==> flow/design.v <==
module rw_reg_example_regs_top #(
  parameter    ADDR_WIDTH = 8,
  parameter    STDCELL    = 1
)(
  output wire [4:0]   swi_bf1,
  input  wire RegReset,
  input  wire RegClk,
  input  wire PSEL,
  input  wire PENABLE,
  input  wire PWRITE,
  output wire PSLVERR,
  output wire PREADY,
  input  wire [(ADDR_WIDTH-1):0] PADDR,
  input  wire [31:0] PWDATA,
  output wire [31:0] PRDATA
);
  wire dft_core_scan_mode = 1'b0;
  wire dft_iddq_mode = 1'b0;
  wire dft_hiz_mode = 1'b0;
  wire dft_bscan_mode = 1'b0;
  wire [(ADDR_WIDTH-1):0] RegAddr_in;
  reg  [(ADDR_WIDTH-1):0] RegAddr;
  wire [31:0] RegWrData_in;
  reg  [31:0] RegWrData;
  wire RegWrEn_in;
  reg  RegWrEn_pq;
  wire RegWrEn;
  assign RegAddr_in = PSEL ? PADDR : RegAddr; 
  always @(posedge RegClk or posedge RegReset) begin
    if (RegReset) begin
      RegAddr <= {(ADDR_WIDTH){1'b0}};
    end else begin
      RegAddr <= RegAddr_in;
    end
  end
  assign RegWrData_in = PSEL ? PWDATA : RegWrData; 
  always @(posedge RegClk or posedge RegReset) begin
    if (RegReset) begin
      RegWrData <= 32'h00000000;
    end else begin
      RegWrData <= RegWrData_in;
    end
  end
  assign RegWrEn_in = PSEL & PWRITE;
  always @(posedge RegClk or posedge RegReset) begin
    if (RegReset) begin
      RegWrEn_pq <= 1'b0;
    end else begin
      RegWrEn_pq <= RegWrEn_in;
    end
  end
  assign RegWrEn = RegWrEn_pq & PENABLE;
  assign PREADY  = 1'b1;
  wire [31:0] REG1_reg_read;
  reg [4:0]   reg_bf1;
  always @(posedge RegClk or posedge RegReset) begin
    if(RegReset) begin
      reg_bf1                                <= 5'h0;
    end else if(RegAddr == 'h0 && RegWrEn) begin
      reg_bf1                                <= RegWrData[4:0];
    end else begin
      reg_bf1                                <= reg_bf1;
    end
  end
  assign REG1_reg_read = {27'h0,
          reg_bf1};
  assign swi_bf1 = reg_bf1;
  reg [31:0] prdata_sel;
  always @(*) begin
    case(RegAddr)
      'h0    : prdata_sel = REG1_reg_read;
      default : prdata_sel = 32'd0;
    endcase
  end
  assign PRDATA = prdata_sel;
  reg pslverr_pre;
  always @(*) begin
    case(RegAddr)
      'h0    : pslverr_pre = 1'b0;
      default : pslverr_pre = 1'b1;
    endcase
  end
  assign PSLVERR = pslverr_pre;
endmodule
From RTL to reports: rw_reg_example_regs_top

The steps from the RTL of rw_reg_example_regs_top to its reports follow in flow order.
Lines are those of the file above, counted from 1.
Library cell names are shortened.
Not given: --

Top module: rw_reg_example_regs_top
Clock port: RegClk
Cell library: sky130hd
Library corner: tt_025C_1v80

Word level

Counts by Yosys on the flattened word-level netlist (proc, flatten, opt, wreduce; memories kept). Register bits leave out memories and registers merged into their read ports (data or address); mux counts leave out enables and synchronous resets folded into registers. Print and check cells are left out. Cells with the same type and inputs are merged into one.

Elaborated cells: 10
Bits of input ports: 45
Register bits after elaboration: 19
Output and inout port bits: 39

Multiplexer cells: 2
Bitwise gates (word level): 2
Reductions and logical operators: 2

Operators by type and width:

| cell              | count |
| logical NOT 8 bit | 1 |
| 2-to-1 mux 5 bit  | 1 |
| bitwise AND 1 bit | 2 |
| logical AND 1 bit | 1 |
| 2-to-1 mux 1 bit  | 1 |

Longest topological paths

Yosys ltp: most cells in a row. Word level: on the elaborated netlist, between registers, memories and ports. Mapped: between sequential cells and ports; inverters and the memories' decode and read muxes count.

Word-level depth: 2
ABC_AREA: 0
Gate-level depth with buffers: 3
Mapped depth without buffers: 3

Netlist

Yosys stat after the flow's synthesis: flattened, memories mapped to cells. It holds for the ABC_AREA given above (unset counts as 0); a run with the other value may have another netlist.

Cell types:

| cell type | count | total area (um2) |
| dfrtp_1   | 19    | 475.456 |
| buf_4     | 28    | 210.202 |
| mux2_2    | 18    | 202.694 |
| and2_1    | 6     | 37.536 |
| or4_4     | 2     | 22.522 |
| nor3_4    | 1     | 16.266 |
| conb_1    | 2     | 7.507 |
| inv_1     | 2     | 7.507 |
| clkbuf_1  | 1     | 3.754 |
| nand2_1   | 1     | 3.754 |
| nor2_1    | 1     | 3.754 |

Mapped flip-flops: 19
Standard cells after synthesis: 81
Sequential part of the area: 475.5 um2
Cell area after synthesis: 991.0 um2

Timing after synthesis

Source: OpenSTA report_checks on the synthesized netlist (no wires, ideal clock, input and output delay 20% of the period each), path of least setup slack; recovery checks are left aside. Register names are those of the netlist, which keeps one name where synthesis merged equal registers.

Kind: register to output
Start: reg RegAddr[4]
End: out PRDATA[0]
Data required time: 1.768 ns
Slack: 0.466 ns
Launch time at the first pin: 0.000 ns
Stages on the path: 4
External output delay: 0.442 ns
Period: 2.21 ns
Path buffers: 0
Arrival time: 1.302 ns
Path delay: 1.302 ns
Period reached after synthesis: 1.744 ns

"path delay" = arrival - input delay + setup time.
At an output port there is no setup time.
"stages on the path" counts driving pins, that of a launching flip-flop among them; a cell with two outputs on the path counts twice.
"period reached after synthesis" = period - worst setup slack (recovery checks aside). The figure is calculated, with input and output delays left at 20% of the set period.
The rows between start and end are the longest chain of elaborated cells between them; the timing report does not say that the signal goes this way. Where chains are equally long, one stands for them.
Each line given opens the expression or statement behind the cell; cells for indexed reads and writes are added by Yosys, which also makes memories of some case tables.

Cells stage by stage: dfrtp_1 > or4_4 > nor2_1 > and2_1
Length of the longest elaborated chain: 2
Elaborated cells on any way between the ends: 2

RTL lines, path after synthesis:

| item              | line | RTL |
| start, declared   | 22   | `reg  [(ADDR_WIDTH-1):0] RegAddr;` |
| start, assigned   | 31   | `RegAddr <= {(ADDR_WIDTH){1'b0}};` |
| start, assigned   | 33   | `RegAddr <= RegAddr_in;` |
| logical NOT 8 bit | 70   | `case(RegAddr)` |
| 2-to-1 mux 5 bit  | 70   |  |
| end, declared     | 15   | `output wire [31:0] PRDATA` |

Path in the finished layout

From the final timing report of job 2: the path of least setup slack in the routed layout; clock arrival at registers is part of the times.

Kind: register to output
Start: reg RegAddr[4]
End: out PRDATA[4]
Data required time: 1.09 ns
Stages on the path: 6
Launch time at the first pin: 0.29 ns
Path buffers: 2
Period: 1.36 ns
Arrival time: 1.75 ns
External output delay: 0.27 ns
Slack: -0.66 ns

The rows between start and end are the longest chain of elaborated cells between them; the timing report does not say that the signal goes this way. Where chains are equally long, one stands for them.

Cells stage by stage: dfrtp_1 > or4_4 > nor2_4 > buf_4 > and2_1 > buf_2
Length of the longest elaborated chain: 2
Elaborated cells on any way between the ends: 2

RTL lines, path after layout:

| item              | line | RTL |
| start, declared   | 22   | `reg  [(ADDR_WIDTH-1):0] RegAddr;` |
| start, assigned   | 31   | `RegAddr <= {(ADDR_WIDTH){1'b0}};` |
| start, assigned   | 33   | `RegAddr <= RegAddr_in;` |
| logical NOT 8 bit | 70   | `case(RegAddr)` |
| 2-to-1 mux 5 bit  | 70   |  |
| end, declared     | 15   | `output wire [31:0] PRDATA` |

Lab notebook: rw_reg_example_regs_top

Stored flow runs of rw_reg_example_regs_top (2 of them; Yosys, OpenROAD, sky130hd). They differ in their settings and are not a sequence. Constraints: input delay and output delay 20% of the set period each, output load 0.01 pF.
"worst setup path time" means the part of the period allowed to the worst setup path (the constraints hold back 20% at inputs and 20% at outputs) less its slack; where the path has registers, the arrival times of their clocks count too.
By "power consumption" is meant OpenSTA's value without simulated activity: inputs other than the clock are taken to toggle once in ten clock periods, and the tool carries that through the logic.
Settings: - = not set for that run.
A result given as - is not shown for that run.

| setting or result                    | job 1 | job 2              |
| period_ns                            | 1.55  | 1.36               |
| CORE_UTILIZATION                     | 70    | 36                 |
| SETUP_SLACK_MARGIN                   | 0.27  | -                  |
| GPL_TIMING_DRIVEN                    | 0     | 0                  |
| GPL_ROUTABILITY_DRIVEN               | 0     | -                  |
| CTS_CLUSTER_SIZE                     | 74    | -                  |
| SLEW_MARGIN                          | 15    | 20                 |
| CAP_MARGIN                           | 20    | 20                 |
| CORE_MARGIN                          | 2     | 6                  |
| PLACE_DENSITY_LB_ADDON               | -     | 0.07               |
| netlist area reported by Yosys (um2) | -     | 991.0              |
| worst setup path time (ns)           | -     | 1.75               |
| critical path kind                   | -     | register to output |
| die footprint (um2)                  | -     | 4155.7             |
| utilization in the final report (%)  | -     | 60.3               |
| power consumption (µW)               | -     | 1151               |
| post-route setup TNS (ns)            | -     | -6.807             |
| smallest setup slack (ns)            | -     | -0.661             |

Job 1: incomplete, placement halted on GPL-0301
